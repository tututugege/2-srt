==> flow/design.v <==
module divider (
    input div_clk,
    input resetn,
    input div,
    input div_signed,
    input [31:0] x,
    input [31:0] y,
    output [31:0] s,
    output [31:0] r,
    output complete
);
    (*MAX_FANOUT = 50*) reg [64:0] rem;
    reg [31:0] quot;
    reg [31:0] quotM;
    reg [32:0] divisor;
    reg [ 5:0] cout;
    (*MAX_FANOUT = 50*) reg [ 4:0] current_state;
    reg [ 4:0] next_state;
    reg [31:0] x_abs_reg;
    reg [31:0] y_abs_reg;
    wire [31:0] s_abs;
    wire [31:0] r_abs;
    wire s_sign;
    wire r_sign;
    wire [31:0] x_abs;
    wire [31:0] y_abs;
    oppo oppo1(x, x[31] & div_signed, x_abs);
    oppo oppo2(y, y[31] & div_signed, y_abs);
    assign s_sign = x[31] ^ y[31];
    assign r_sign = x[31];
    always @(posedge div_clk) begin
        if (~resetn) begin
            x_abs_reg <= 0;
            y_abs_reg <= 0;
        end
        else if (current_state[0] & div)
            x_abs_reg <= x_abs;
            y_abs_reg <= y_abs;
    end
    wire [31:0] lzd_in;
    wire [ 4:0] lzd_out;
    wire [ 5:0] shft_amt;
    wire long_shft;
    wire short_shft;
    wire [ 5:0] lzd_shamt;
    wire [ 5:0] min_shamt;
    wire quot_one;
    wire [32:0] result;  
    wire zero;
    wire [64:0] shft_src;
    wire [64:0] shft_out;
    wire [32:0] add_A;
    wire [32:0] add_B;
    wire cin;
    wire [32:0] add_out;
    wire final_shift;
    reg  [5:0] first_shft;
    always @(posedge div_clk) begin
        if (~resetn)
            first_shft <= 6'b0;
        else if (current_state[1])
            first_shft <= shft_amt;
    end
    assign final_shift = cout <= lzd_shamt;
    assign shft_src = (current_state[1]) ? {33'b0, x_abs_reg}
                                         : rem;
    assign shft_out = shft_src << shft_amt;
    assign long_shft = ~(rem[64] ^ rem[63]);
    assign short_shft = rem[64] ^ rem[63];
    assign quot_one = shft_out[64] ^ shft_out[63];
    assign lzd_shamt = {zero, {5{~zero}} & lzd_out};
    assign min_shamt  = (~final_shift) ? lzd_shamt : cout;
    assign shft_amt = {6{short_shft}} & 6'b1
                    | {6{long_shft }} & min_shamt;
    assign lzd_in = (current_state[1]) ? y_abs_reg : rem[63:32] ^ {32{rem[64]}};
    assign add_A = shft_out[64:32];
    assign add_B = {33{~rem[64]}} ^ divisor;
    assign cin   = ~rem[64];
    assign add_out = add_A + add_B + $unsigned(cin);
    assign result = (quot_one) ? add_out
                               : shft_out[64:32];
    lzd_32 lzd(lzd_in, lzd_out, zero);
    always @(posedge div_clk) begin
        if (~resetn)
            divisor <= 33'b0;
        else if (current_state[1])
            divisor <= {1'b0, y_abs_reg << lzd_out};
    end
    always @(posedge div_clk) begin
        if (~resetn)
            rem <= 65'b0;
        else if (current_state[1])
            rem <= shft_out;
        else if (current_state[2])
            rem <= {result, rem[30:0], 1'b0};
    end
    wire [31:0] shft_quot = quot << shft_amt[4:0];
    wire [31:0] shft_quotM = ~(~quotM << shft_amt[4:0]);
    always @(posedge div_clk) begin
        if (~resetn | current_state[0]) begin
            quot  <= 32'b0;
            quotM <= 32'b0;
        end
        else if (current_state[2]) begin
            if (~shft_out[64] | shft_out[64] & shft_out[63]) 
                quot <= {shft_quot[31:1], ~shft_out[64] & shft_out[63]};
            else 
                quot <= {shft_quotM[31:1], 1'b1};
            if (~shft_out[64] & shft_out[63])
                quotM <= {shft_quot[31:1], 1'b0};
            else
                quotM <= {shft_quotM[31:1], ~(shft_out[64] & ~shft_out[63])};
        end
    end
    always @(posedge div_clk) begin
        if (~resetn | current_state[0])
            cout <= 6'b100000;
        else if (current_state[2])
            cout <= cout - shft_amt;
    end
    localparam IDLE = 5'b00001,
               INIT = 5'b00010,
               QUOT = 5'b00100,
               FIX  = 5'b01000,
               DONE = 5'b10000;
    always @(posedge div_clk) begin
        if (~resetn)
            current_state <= IDLE;
        else
            current_state <= next_state;
    end
    always @(*) begin
        case (current_state)
            IDLE: begin
                if (~resetn) 
                    next_state = IDLE;
                else if (div)
                    next_state = INIT;
                else
                    next_state = IDLE;
            end
            INIT: next_state = QUOT;
            QUOT: begin
                if (final_shift)
                    next_state = FIX;
                else 
                    next_state = QUOT;
            end
            FIX  :next_state = DONE;
            DONE: next_state = IDLE;
            default: next_state = IDLE;
        endcase
    end
    reg [31:0] s_abs_reg;
    reg [31:0] r_abs_reg;
    assign s_abs = (rem[64]) ? quotM : quot;
    assign r_abs = ((rem[64]) ? rem[63:32] + divisor[31:0] : rem[63:32]) >> first_shft;
    always @(posedge div_clk) begin
        if (~resetn) begin
            s_abs_reg <= 0;
            r_abs_reg <= 0;
        end
        else if (current_state[3])
            s_abs_reg <= s_abs;
            r_abs_reg <= r_abs;
    end
    oppo oppo3(s_abs_reg, s_sign & div_signed, s);
    oppo oppo4(r_abs_reg, r_sign & div_signed, r);
    assign complete = current_state[4];
endmodule
module lzd_16 (
    input [15:0] in,
    output [3:0] out,
    output       zero
);
    wire [3:0] z;
    wire [1:0] out_2 [3:0];
    lzd_4 lzd_4_0(in[15:12], out_2[0], z[0]);
    lzd_4 lzd_4_1(in[11: 8], out_2[1], z[1]);
    lzd_4 lzd_4_2(in[ 7: 4], out_2[2], z[2]);
    lzd_4 lzd_4_3(in[ 3: 0], out_2[3], z[3]);
    assign out[2] = z[0] & (~z[1] | z[2] & ~z[3]);
    assign out[3] = z[0] & z[1] & (~z[2] | ~z[3]);
    assign out[1:0] = {2{~out[3] & ~out[2]}} & out_2[0]
                    | {2{~out[3] &  out[2]}} & out_2[1]
                    | {2{ out[3] & ~out[2]}} & out_2[2]
                    | {2{ out[3] &  out[2]}} & out_2[3];
    assign zero = &z;
endmodule
module lzd_32 (
    input [31:0] in,
    output [4:0] out,
    output       zero
);
    wire [1:0] z;
    wire [3:0] out_3_0 [1:0];
    lzd_16 lzd_16_0(in[31:16], out_3_0[0], z[0]);
    lzd_16 lzd_16_1(in[15: 0], out_3_0[1], z[1]);
    assign out[4] = z[0];
    assign out[3:0] = {4{~z[0]}} & out_3_0[0] |
                      {4{ z[0]}} & out_3_0[1];
    assign zero = z[0] & z[1];
endmodule
module lzd_4 (
    input [3:0] in,
    output [1:0] out,
    output       zero
);
    assign zero = ~(|in); 
    assign out[0] = (in[2] | ~in[1]) & ~in[3];
    assign out[1] = ~(in[3] | in[2]);
endmodule
module oppo (
    input [31:0] in,
    input        cin,
    output [31:0] in_abs
);
    assign in_abs = ({32{cin}} ^ in) + $unsigned(cin);
endmodule
# Reports on divider
# The steps from the RTL of divider to its reports follow in flow order.
# Line numbers count from 1 in the design file above.
# Not given: --
# setup
top	divider
clock	div_clk
lib	sky130hd
corner	tt_025C_1v80

# Elaborated design
# Source: Yosys, flattened and elaborated, memories not mapped. Widths are those after wreduce. Registers that Yosys merges into a memory's read port (data or address) are not register bits. Print and check cells do not count. Equal cells are merged and count once.
# bits
wordCells	182
register_bits	306
output_inout_bits	65
# classes
compare	1
bitwise	129
n_reduce_logical	11
muxes	13
addsub	8
eq_ne	4
shift	5
# op_table
cell	count
two-way mux 65 bit	3
bitwise XOR 32 bit	5
two-way mux 32 bit	5
adder 32 x 1 -> 32 bit	4
left shift 32 x 5 -> 32 bit	3
left shift 65 x 6 -> 65 bit	1
NOT 32 bit	2
NOT 1 bit	44
adder 33 x 1 -> 33 bit	1
bitwise XOR 33 x 32 -> 33 bit	1
adder 33 bit	1
two-way mux 33 bit	1
AND 1 bit	32
adder 32 bit	1
right shift 32 x 6 -> 32 bit	1
OR reduction 4 bit	8
bitwise OR 1 bit	22
parallel mux 5 bit (select 4 bit)	1
AND 2 bit	8
bitwise OR 2 bit	6
AND 4 bit	2
AND reduction 4 bit	2
bitwise OR 1 x 6 -> 6 bit	1
subtractor 6 bit	1
<= comparator 6 bit	1
AND 6 bit	1
two-way mux 6 bit	1
== test 5 x 1 -> 1 bit (second input constant)	1
# Other operator kinds: 9; their cells: 11.

# Depth
# Longest topological path by Yosys (ltp), each cell counted once; first at word level (registers and memories cut), then after technology mapping (sequential cells cut; the memories' decode and read muxes count).
# depth
word_depth	26
abc_area	0
ltp_mapped	51
ltp_nobuf	41

# After synthesis
# The flow's flattened synthesis, as Yosys stat reports it; memories are mapped. The netlist is that of the ABC_AREA named above (0 if unset); the other value can give another one.
# The area totals of this step are shown rounded.
# synth_totals
flip_flops	306
synth_area_mm2	0.032
cells	4480
seqArea_mm2	0.0061
# types
cell_type	count
sky130_fd_sc_hd__dfxtp_1	306
sky130_fd_sc_hd__mux2i_1	501
sky130_fd_sc_hd__nor2_1	560
sky130_fd_sc_hd__xnor2_1	223
sky130_fd_sc_hd__nand2_1	503
sky130_fd_sc_hd__a21oi_1	360
sky130_fd_sc_hd__o21ai_0	256
sky130_fd_sc_hd__a211oi_1	146
sky130_fd_sc_hd__ha_1	83
sky130_fd_sc_hd__clkbuf_1	215
sky130_fd_sc_hd__mux2_2	60
sky130_fd_sc_hd__nand3_1	122
sky130_fd_sc_hd__nor3_1	113
sky130_fd_sc_hd__a31oi_1	63
sky130_fd_sc_hd__xor2_1	45
sky130_fd_sc_hd__nand2b_1	62
sky130_fd_sc_hd__o211ai_1	46
sky130_fd_sc_hd__buf_1	78
# Not listed: further types 84, cells in them 738.
# The figures by module come from a second, unflattened synthesis with its own total; it is not the netlist above.
# hier_totals
hier_cells	4633
hier_area_mm2	0.034
# Rows give one instance, submodules left out.
# by_module
module	area_mm2	instances	n_cells	seq_area_mm2
divider	0.027	1	3681	0.0061
oppo	0.0016	4	218	0
lzd_16	0.00012	2	21	0
lzd_4	0.000025	8	4	0
lzd_32	0.00006	1	6	0

# Timing after synthesis
# Source: OpenSTA report_checks on the synthesized netlist (no wires, ideal clock, input and output delay 20% of the period each), path of least setup slack; recovery checks are left aside. Register names are those of the netlist, which keeps one name where synthesis merged equal registers.
# synth_path
path_kind	flip-flop to flip-flop
from	reg rem[58]
to	reg rem[64]
delay_ps	10831
path_buffers	12
required_time_ps	14141
t_first_pin_ps	0
period_ps	14200
setup_slack_ps	3369
driving_pins	49
arrival_ps	10772
synth_period_reached_ps	10831
# "delay_ps" is the arrival time less input delay plus setup time.
# "driving_pins": output pins that drive a net of the path, with the launching flip-flop's if there is one; two outputs of one cell count as two.
# "synth_period_reached_ps" is the clock period less the worst setup slack; recovery checks do not enter. This is arithmetic on one report: input and output delays are still those of the set period (20% each).
# The rows between start and end are the longest chain of elaborated cells between them; the timing report does not say that the signal goes this way. Where chains are equally long, one stands for them.
# Each line given opens the expression or statement behind the cell; cells for indexed reads and writes are added by Yosys, which also makes memories of some case tables.
# At most two assigning lines are given for a register; there are more.
# synth_between
path_cell_list	sky130_fd_sc_hd__dfxtp_1 > sky130_fd_sc_hd__buf_2 > sky130_fd_sc_hd__or4_1 > sky130_fd_sc_hd__and3_1 > sky130_fd_sc_hd__or4_1 > sky130_fd_sc_hd__buf_2 > sky130_fd_sc_hd__nor3_2 > sky130_fd_sc_hd__nor2_1 > sky130_fd_sc_hd__a21oi_1 > sky130_fd_sc_hd__clkbuf_1 > sky130_fd_sc_hd__clkbuf_1 > sky130_fd_sc_hd__and2_1 > sky130_fd_sc_hd__ha_1 > sky130_fd_sc_hd__nor2b_1 > sky130_fd_sc_hd__o21bai_1 > sky130_fd_sc_hd__a31o_2 > sky130_fd_sc_hd__clkbuf_1 > sky130_fd_sc_hd__nor3_1 > (+13 left out) > sky130_fd_sc_hd__ha_1 > sky130_fd_sc_hd__a21o_1 > sky130_fd_sc_hd__a21oi_1 > sky130_fd_sc_hd__o21bai_1 > sky130_fd_sc_hd__a211oi_1 > sky130_fd_sc_hd__nor3_1 > sky130_fd_sc_hd__o41ai_1 > sky130_fd_sc_hd__a31oi_1 > sky130_fd_sc_hd__a41o_1 > sky130_fd_sc_hd__o41a_1 > sky130_fd_sc_hd__and3_1 > sky130_fd_sc_hd__o31ai_1 > sky130_fd_sc_hd__o211ai_2 > sky130_fd_sc_hd__a41oi_1 > sky130_fd_sc_hd__nor3_2 > sky130_fd_sc_hd__or3_1 > sky130_fd_sc_hd__a211oi_1 > sky130_fd_sc_hd__o31a_1
elab_chain_cells	25
# synth_rtl
element	line	source
start, declared	12	(*MAX_FANOUT = 50*) reg [64:0] rem;
start, assigned	93	rem <= shft_out;
start, assigned	95	rem <= {result, rem[30:0], 1'b0};
bitwise XOR 32 bit	75	assign lzd_in = (current_state[1]) ? y_abs_reg : rem[63:32] ^ {32{rem[64]}};
two-way mux 32 bit	75
OR reduction 4 bit	209	assign zero = ~(|in);
NOT 1 bit	209
AND 1 bit (2 in a row)	183	assign out[3] = z[0] & z[1] & (~z[2] | ~z[3]);
NOT 1 bit	184	assign out[1:0] = {2{~out[3] & ~out[2]}} & out_2[0]
AND 1 bit	184
(+10 left out)	--
bitwise OR 1 x 6 -> 6 bit	73	assign shft_amt = {6{short_shft}} & 6'b1
left shift 65 x 6 -> 65 bit	67	assign shft_out = shft_src << shft_amt;
adder 33 bit	79	assign add_out = add_A + add_B + $unsigned(cin);
adder 33 x 1 -> 33 bit	79
two-way mux 33 bit	80	assign result = (quot_one) ? add_out
two-way mux 65 bit	94	else if (current_state[2])
two-way mux 65 bit	92	else if (current_state[1])
end, assigned	93
end, assigned	95
end, declared	12

# Path in the finished layout
# From the final timing report of run 1: the path of least setup slack in the routed layout; clock arrival at registers is part of the times.
# The path's times are printed in steps of 10 ps; the period is the one set.
# layout_path
path_kind	flip-flop to flip-flop
from	reg current_state[1]
to	reg rem[64]
setup_slack_ps	230
required_time_ps	15100
arrival_ps	14870
t_first_pin_ps	600
path_buffers	11
driving_pins	46
period_ps	14600
# The rows between start and end are the longest chain of elaborated cells between them; the timing report does not say that the signal goes this way. Where chains are equally long, one stands for them.
# At most two assigning lines are given for a register; there are more.
# layout_between
path_cell_list	sky130_fd_sc_hd__dfxtp_2 > sky130_fd_sc_hd__buf_2 > sky130_fd_sc_hd__buf_4 > sky130_fd_sc_hd__buf_4 > sky130_fd_sc_hd__nor3b_1 > sky130_fd_sc_hd__nor3_1 > sky130_fd_sc_hd__a211oi_2 > sky130_fd_sc_hd__a21boi_0 > sky130_fd_sc_hd__nor2_1 > sky130_fd_sc_hd__nor2_1 > sky130_fd_sc_hd__inv_1 > sky130_fd_sc_hd__clkbuf_1 > sky130_fd_sc_hd__clkbuf_1 > sky130_fd_sc_hd__ha_1 > sky130_fd_sc_hd__nand4_1 > sky130_fd_sc_hd__o21bai_1 > sky130_fd_sc_hd__a31o_2 > sky130_fd_sc_hd__clkbuf_2 > (+10 left out) > sky130_fd_sc_hd__fa_1 > sky130_fd_sc_hd__a21o_1 > sky130_fd_sc_hd__a21oi_1 > sky130_fd_sc_hd__o21bai_1 > sky130_fd_sc_hd__a211oi_1 > sky130_fd_sc_hd__nor3_1 > sky130_fd_sc_hd__o41ai_2 > sky130_fd_sc_hd__a31oi_1 > sky130_fd_sc_hd__a41o_1 > sky130_fd_sc_hd__o41a_1 > sky130_fd_sc_hd__and3_1 > sky130_fd_sc_hd__o31ai_1 > sky130_fd_sc_hd__o211ai_2 > sky130_fd_sc_hd__a41oi_1 > sky130_fd_sc_hd__nor3_2 > sky130_fd_sc_hd__or3_1 > sky130_fd_sc_hd__a211oi_1 > sky130_fd_sc_hd__o31a_1
elab_chain_cells	25
# layout_rtl
element	line	source
start, declared	17	(*MAX_FANOUT = 50*) reg [ 4:0] current_state;
start, assigned	128	current_state <= IDLE;
start, assigned	130	current_state <= next_state;
two-way mux 32 bit	75	assign lzd_in = (current_state[1]) ? y_abs_reg : rem[63:32] ^ {32{rem[64]}};
OR reduction 4 bit	209	assign zero = ~(|in);
NOT 1 bit	209
AND 1 bit	182	assign out[2] = z[0] & (~z[1] | z[2] & ~z[3]);
bitwise OR 1 bit	182
AND 1 bit	182
NOT 1 bit	184	assign out[1:0] = {2{~out[3] & ~out[2]}} & out_2[0]
(+11 left out)	--
bitwise OR 1 x 6 -> 6 bit	73	assign shft_amt = {6{short_shft}} & 6'b1
left shift 65 x 6 -> 65 bit	67	assign shft_out = shft_src << shft_amt;
adder 33 bit	79	assign add_out = add_A + add_B + $unsigned(cin);
adder 33 x 1 -> 33 bit	79
two-way mux 33 bit	80	assign result = (quot_one) ? add_out
two-way mux 65 bit	94	else if (current_state[2])
two-way mux 65 bit	92	else if (current_state[1])
end, assigned	93	rem <= shft_out;
end, assigned	95	rem <= {result, rem[30:0], 1'b0};
end, declared	12	(*MAX_FANOUT = 50*) reg [64:0] rem;

# Top module divider; platform sky130hd; tools Yosys and OpenROAD; 2 stored runs in no particular order. Input and output delays are each 20% of the period that was set; the output load is 0.01 pF.
# "achieved_clock_period_ps" = clock period - worst setup slack. The figure is calculated, with input and output delays left at 20% of the set period.
# By "total_power_uw" is meant OpenSTA's value without simulated activity: inputs other than the clock are taken to toggle once in ten clock periods, and the tool carries that through the logic.
# The results are shown rounded.
# Settings: n/a = not set for that run.
run name	period_ns	CORE_UTILIZATION	PLACE_DENSITY_LB_ADDON	CORE_ASPECT_RATIO	CELL_PAD_IN_SITES_DETAIL_PLACEMENT	GPL_TIMING_DRIVEN	CTS_CLUSTER_SIZE	CTS_CLUSTER_DIAMETER	SLEW_MARGIN	MIN_ROUTING_LAYER	CAP_MARGIN	CORE_MARGIN	achieved_clock_period_ps	tns_setup_ps	finish.utilization_pct	setup_worst_slack_ps	die_area_mm2	fin_hold_ws_ps	synth_area_mm2	final_cell_area_mm2	total_power_uw
run 1	14.6	40	0.22	1.2	1	0	58	164	35	met1	20	2	14366	0	45	230	0.083	470	0.032	0.035	11000
run 2	13.3	61	n/a	n/a	n/a	n/a	n/a	n/a	20	n/a	20	2	11835	0	67	1500	0.055	460	0.032	0.035	11000
